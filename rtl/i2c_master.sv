==> flow/design.v <==
`timescale 1ns/1ps
interface i2c_if;
  wire scl;
  wire sda;
  logic scl_drive; 
  logic sda_drive;
  assign scl = (scl_drive === 1'b0) ? 1'b0 : 1'bz;
  assign sda = (sda_drive === 1'b0) ? 1'b0 : 1'bz;
  initial begin
    scl_drive = 1'b1;
    sda_drive = 1'b1;
  end
endinterface
`timescale 1ns/1ps
module i2c_master #(
  parameter int CLK_DIV = 50  
)(
  input  wire clk,
  input  wire rst_n,
  input  wire       req_i,
  input  wire       rw_i,  
  input  wire [6:0] addr_i,
  input  wire [7:0] data_in,  
  output reg  [7:0] data_out,  
  output reg        done_o,
  output reg        ack_error_o,  
  input  wire scl_i,
  input  wire sda_i,
  output wire scl_o,
  output wire sda_o,
  output wire scl_oe,
  output wire sda_oe
);
  typedef enum logic [3:0] {
    IDLE,
    START,
    ADDR,
    ACK_ADDR,
    DATA_TX,
    ACK_DATA_TX,
    DATA_RX,
    ACK_DATA_RX,
    STOP
  } state_t;
  state_t state;
  logic [7:0] shift_reg;
  logic [2:0] bit_cnt;
  logic [15:0] clk_cnt;
  logic scl_out_reg, sda_out_reg;
  assign scl_o  = scl_out_reg;
  assign sda_o  = sda_out_reg;
  assign scl_oe = !scl_out_reg;
  assign sda_oe = !sda_out_reg;
  logic scl_tick;
  always_ff @(posedge clk or negedge rst_n) begin
    if (!rst_n) begin
       clk_cnt <= 0;
       scl_tick <= 0;
    end else begin
       if (clk_cnt == CLK_DIV-1) begin
          clk_cnt <= 0;
          scl_tick <= 1;
       end else begin
          clk_cnt <= clk_cnt + 1;
          scl_tick <= 0;
       end
    end
  end
  logic [1:0] phase;
  always_ff @(posedge clk or negedge rst_n) begin
    if (!rst_n) begin
      state <= IDLE;
      scl_out_reg <= 1;
      sda_out_reg <= 1;
      phase <= 0;
      done_o <= 0;
      ack_error_o <= 0;
    end else if (scl_tick) begin
       phase <= phase + 1;
       case (state)
         IDLE: begin
            scl_out_reg <= 1;
            sda_out_reg <= 1;
            done_o <= 0;
            if (req_i) begin
               state <= START;
               phase <= 0;
               shift_reg <= {addr_i, rw_i};
            end
         end
         START: begin
            if (phase == 0) sda_out_reg <= 1;  
            if (phase == 1) sda_out_reg <= 0;  
            if (phase == 2) scl_out_reg <= 0;  
            if (phase == 3) begin
               state <= ADDR;
               bit_cnt <= 7;
            end
         end
         ADDR: begin
            run_tx_byte(ACK_ADDR);
         end
         ACK_ADDR: begin
            run_rx_ack( (shift_reg[0]) ? DATA_RX : DATA_TX );
         end
         DATA_TX: begin
            shift_reg <= data_in;  
            run_tx_byte(ACK_DATA_TX);
         end
         ACK_DATA_TX: begin
            run_rx_ack(STOP);
         end
         DATA_RX: begin
            run_rx_byte(ACK_DATA_RX);
         end
         ACK_DATA_RX: begin
            run_tx_nack(STOP);
         end
         STOP: begin
            if (phase == 0) begin scl_out_reg <= 0; sda_out_reg <= 0; end
            if (phase == 1) begin scl_out_reg <= 1; end
            if (phase == 2) begin sda_out_reg <= 1; end  
            if (phase == 3) begin 
               state <= IDLE; 
               done_o <= 1;
            end
         end
       endcase
    end
  end
  task run_tx_byte(state_t next_s);
    if (phase == 0) begin scl_out_reg <= 0; sda_out_reg <= shift_reg[bit_cnt]; end
    if (phase == 1) begin scl_out_reg <= 1; end
    if (phase == 3) begin 
       scl_out_reg <= 0; 
       if (bit_cnt == 0) state <= next_s;
       else bit_cnt <= bit_cnt - 1;
    end
  endtask
  task run_rx_byte(state_t next_s);
    if (phase == 0) begin scl_out_reg <= 0; sda_out_reg <= 1; end  
    if (phase == 1) begin scl_out_reg <= 1; end
    if (phase == 2) begin shift_reg[bit_cnt] <= sda_i; end  
    if (phase == 3) begin
       scl_out_reg <= 0;
       if (bit_cnt == 0) begin 
          data_out <= shift_reg;  
          state <= next_s;
       end else begin
          bit_cnt <= bit_cnt - 1;
       end
    end
  endtask
  task run_rx_ack(state_t next_s);
    if (phase == 0) begin scl_out_reg <= 0; sda_out_reg <= 1; end  
    if (phase == 1) begin scl_out_reg <= 1; end
    if (phase == 2) begin 
       if (sda_i) ack_error_o <= 1;  
    end 
    if (phase == 3) begin 
       scl_out_reg <= 0; 
       state <= next_s; 
       bit_cnt <= 7;  
    end
  endtask
  task run_tx_nack(state_t next_s);
    if (phase == 0) begin scl_out_reg <= 0; sda_out_reg <= 1; end  
    if (phase == 1) begin scl_out_reg <= 1; end
    if (phase == 3) begin scl_out_reg <= 0; state <= next_s; end
  endtask
endmodule
### From RTL to reports: i2c_master

What the tools print for i2c_master, step after step.
Lines are those of the file above, counted from 1.
Operators: Yosys type, input widths -> output width; for muxes data width and select width s.
Library cell names are shortened.
A cell with n/a has no value.

| design | value |
|---|---|
| top module | i2c_master |
| clock | clk |
| library | sky130hd |
| timing corner | tt_025C_1v80 |

### Elaborated design

Source: Yosys, flattened and elaborated, memories not mapped. Widths are those after wreduce. Registers that Yosys merges into a memory's read port (data or address) are not register bits. Print and check cells do not count.

| storage and ports | value |
|---|---|
| cells after elaboration | 118 |
| bits in registers | 46 |
| output and inout bits | 14 |
| bits of input ports | 21 |

| cells by class | value |
|---|---|
| bitwise gates (word level) | 3 |
| reduce/logical cells | 25 |
| multiplexer cells | 40 |
| equal/unequal tests | 32 |
| add/sub/neg operators | 4 |
| shift operators | 3 |

Operators by type and width:

| operator | number |
|---|---|
| $mux 4 | 11 |
| $pmux 4 s8 | 1 |
| $ne 2x2->1 const B | 13 |
| $pmux 8 s3 | 1 |
| $add 16x1->16 const B | 1 |
| $eq 16x6->1 const B | 1 |
| $eq 4x3->1 const B | 4 |
| $mux 16 | 1 |
| $mux 8 | 2 |
| $mux 1 | 14 |
| $reduce_and 13->1 | 1 |
| $ne 2x1->1 const B | 6 |
| $reduce_and 5->1 | 2 |
| $reduce_bool 9->1 | 1 |
| $mux 3 | 3 |
| $shift 1x4->8 | 1 |
| $shift 1x4->8 const A | 1 |
| $eq 4x2->1 const B | 2 |
| $reduce_and 4->1 | 2 |
| $shiftx 8x3->1 | 1 |
| $and 8x8->8 | 1 |
| $or 8x8->8 | 1 |
| $not 8->8 | 1 |
| $reduce_or 2->1 | 3 |
| $reduce_and 3->1 | 2 |
| $reduce_or 3->1 | 2 |
| $reduce_and 6->1 | 1 |
| $reduce_bool 6->1 | 1 |

Not listed: further kinds 21, cells in them 26.

### Longest topological paths

Yosys ltp: most cells in a row. Word level: on the elaborated netlist, between registers, memories and ports. Mapped: between sequential cells and ports; inverters and the memories' decode and read muxes count.

| depth | value |
|---|---|
| word-level depth | 7 |
| ABC_AREA | 0 |
| mapped depth | 8 |
| gate-level depth less buffers | 7 |

### After synthesis

Yosys stat after the flow's synthesis: flattened, memories mapped to cells. It holds for the ABC_AREA given above (unset counts as 0); a run with the other value may have another netlist.
The area totals of this step are shown rounded.

| synthesis totals | value |
|---|---|
| sequential area | 1375 µm² |
| flip-flops | 51 |
| mapped cells | 242 |
| cell area after synthesis | 2579 µm² |
| buffers | 7 |

Cells by type:

| type | number | total area (µm²) |
|---|---|---|
| dfrtp_1 | 29 | 725.696 |
| edfxtp_1 | 19 | 570.547 |
| ha_1 | 10 | 125.12 |
| nand2_1 | 30 | 112.608 |
| o21ai_0 | 17 | 85.082 |
| dfstp_2 | 3 | 78.826 |
| xnor2_1 | 9 | 78.826 |
| nor2_1 | 19 | 71.318 |
| nand3_1 | 12 | 60.058 |
| inv_1 | 14 | 52.55 |
| mux2i_1 | 5 | 50.048 |
| a22oi_1 | 6 | 45.043 |
| mux4_2 | 2 | 45.043 |
| xor2_1 | 5 | 43.792 |
| o41ai_4 | 1 | 27.526 |
| and4_1 | 3 | 26.275 |
| a21oi_1 | 5 | 25.024 |
| nand2b_1 | 4 | 25.024 |

Not listed: further types 25, cells in them 49.

### Path before layout

OpenSTA on the mapped netlist: ideal clock, no wires. The path of least setup slack (recovery checks aside). Input and output delay are each 20% of the period. Register names are those of the netlist, which keeps one name where synthesis merged equal registers.

| timing path post-synthesis | value |
|---|---|
| kind | register to register |
| from | reg bit_cnt[0] |
| to | reg shift_reg[7] |
| path delay | 2.070 ns |
| slack | 0.330 ns |
| driving pins on the path | 9 |
| data arrival time | 1.809 ns |
| required time | 2.139 ns |
| setup time | 0.261 ns |
| time at the first pin | 0.000 ns |
| path buffers | 2 |
| clock period | 2.4 ns |
| period reached after synthesis | 2.07 ns |

"path delay" is the arrival time less input delay plus setup time.
"driving pins on the path" counts driving pins, that of a launching flip-flop among them; a cell with two outputs on the path counts twice.
"period reached after synthesis" is the clock period less the worst setup slack; recovery checks do not enter. This is arithmetic on one report: input and output delays are still those of the set period (20% each).
The rows between start and end are the longest chain of elaborated cells between them; the timing report does not say that the signal goes this way. Where chains are equally long, one stands for them.
Each line given opens the expression or statement behind the cell; cells for indexed reads and writes are added by Yosys, which also makes memories of some case tables.

| on the way, post-synthesis | value |
|---|---|
| path through | edfxtp_1 -> buf_2 -> inv_1 -> ha_1 -> ha_1 -> clkbuf_1 -> o21ai_0 -> a21oi_1 -> a221o_1 |
| length of the longest elaborated chain | 7 |
| elaborated cells on any way between the ends | 8 |
| source lines of those cells | 2 |
| classes of those cells | 1 x add/sub; 2 x shift; 2 x mux; 3 x logic |

Ends and longest elaborated chain, post-synthesis:

| item | RTL line | text |
|---|---|---|
| start: declaration | 47 | `logic [2:0] bit_cnt;` |
| start: assignment | 97 | `bit_cnt <= 7;` |
| $neg 3->4 | 143 | `if (phase == 2) begin shift_reg[bit_cnt] <= sda_i; end` |
| $shift 1x4->8 | 143 |  |
| $not 8->8 | 143 |  |
| $and 8x8->8 | 143 |  |
| $or 8x8->8 | 143 |  |
| $mux 8 | 143 |  |
| $pmux 8 s3 | 80 | `case (state)` |
| end: assignment | 88 | `shift_reg <= {addr_i, rw_i};` |
| end: assignment | 107 | `shift_reg <= data_in;` |
| end: declaration | 46 | `logic [7:0] shift_reg;` |

### Timing after layout

Path of least setup slack in the final report of run 1 (OpenROAD, finished layout, wires in). Where an end is a register, its clock arrival counts in the times.

| timing path post-layout | value |
|---|---|
| kind | register to register |
| from | reg bit_cnt[1] |
| to | reg shift_reg[0] |
| setup time | 0.25 ns |
| slack | -0.54 ns |
| clock period | 1.24 ns |
| data arrival time | 1.81 ns |
| time at the first pin | 0.29 ns |
| driving pins on the path | 8 |
| path buffers | 1 |
| required time | 1.28 ns |

The rows between start and end are the longest chain of elaborated cells between them; the timing report does not say that the signal goes this way. Where chains are equally long, one stands for them.

| on the way, post-layout | value |
|---|---|
| path through | edfxtp_1 -> inv_2 -> ha_4 -> ha_4 -> buf_6 -> nor4_4 -> mux2i_1 -> o21ai_1 |
| length of the longest elaborated chain | 7 |
| elaborated cells on any way between the ends | 8 |
| source lines of those cells | 2 |
| classes of those cells | 1 x add/sub; 2 x shift; 2 x mux; 3 x logic |

Ends and longest elaborated chain, post-layout:

| item | RTL line | text |
|---|---|---|
| start: declaration | 47 | `logic [2:0] bit_cnt;` |
| start: assignment | 97 | `bit_cnt <= 7;` |
| $neg 3->4 | 143 | `if (phase == 2) begin shift_reg[bit_cnt] <= sda_i; end` |
| $shift 1x4->8 | 143 |  |
| $not 8->8 | 143 |  |
| $and 8x8->8 | 143 |  |
| $or 8x8->8 | 143 |  |
| $mux 8 | 143 |  |
| $pmux 8 s3 | 80 | `case (state)` |
| end: assignment | 88 | `shift_reg <= {addr_i, rw_i};` |
| end: assignment | 107 | `shift_reg <= data_in;` |
| end: declaration | 46 | `logic [7:0] shift_reg;` |

==> results <==
Module i2c_master, platform sky130hd: 2 stored runs of the flow (Yosys, OpenROAD) with differing settings, in no particular order. Input and output delays are each 20% of the period that was set; the output load is 0.01 pF.
"clock period reached" = clock period - worst setup slack. The figure is calculated, with input and output delays left at 20% of the set period.
"total power of the final layout" rests on the timing tool's default activity at the inputs, not on a simulated workload.
Results are given in rounded form.
Among the settings, n/a means not set for that run.

| run | period_ns | CORE_UTILIZATION | SETUP_SLACK_MARGIN | PLACE_DENSITY | GPL_ROUTABILITY_DRIVEN | CAP_MARGIN | MAX_ROUTING_LAYER | CORE_MARGIN | SLEW_MARGIN | TNS_END_PERCENT | ABC_AREA | CTS_CLUSTER_SIZE | Yosys chip area after synthesis (µm²) | total negative setup slack (ns) | standard-cell area of the final layout (µm²) | clock period reached (ns) | area inside the die boundary (µm²) | total power of the final layout (W) | worst slack on setup checks (ns) |
|---|---|---|---|---|---|---|---|---|---|---|---|---|---|---|---|---|---|---|---|
| run 1 | 1.24 | 18 | 0.15 | 0.79 | 0 | 0 | met5 | 2 | 20 | n/a | n/a | n/a | 2579 | -12.19 | 4538 | 1.777 | 15300 | 0.003431 | -0.537 |
| run 2 | 2.0 | 22 | 0.46 | 0.85 | 1 | 10 | met5 | 2 | 0 | 80 | 1 | 64 | 2786 | 0.000 | 3777 | 1.610 | 13580 | 0.001967 | 0.390 |
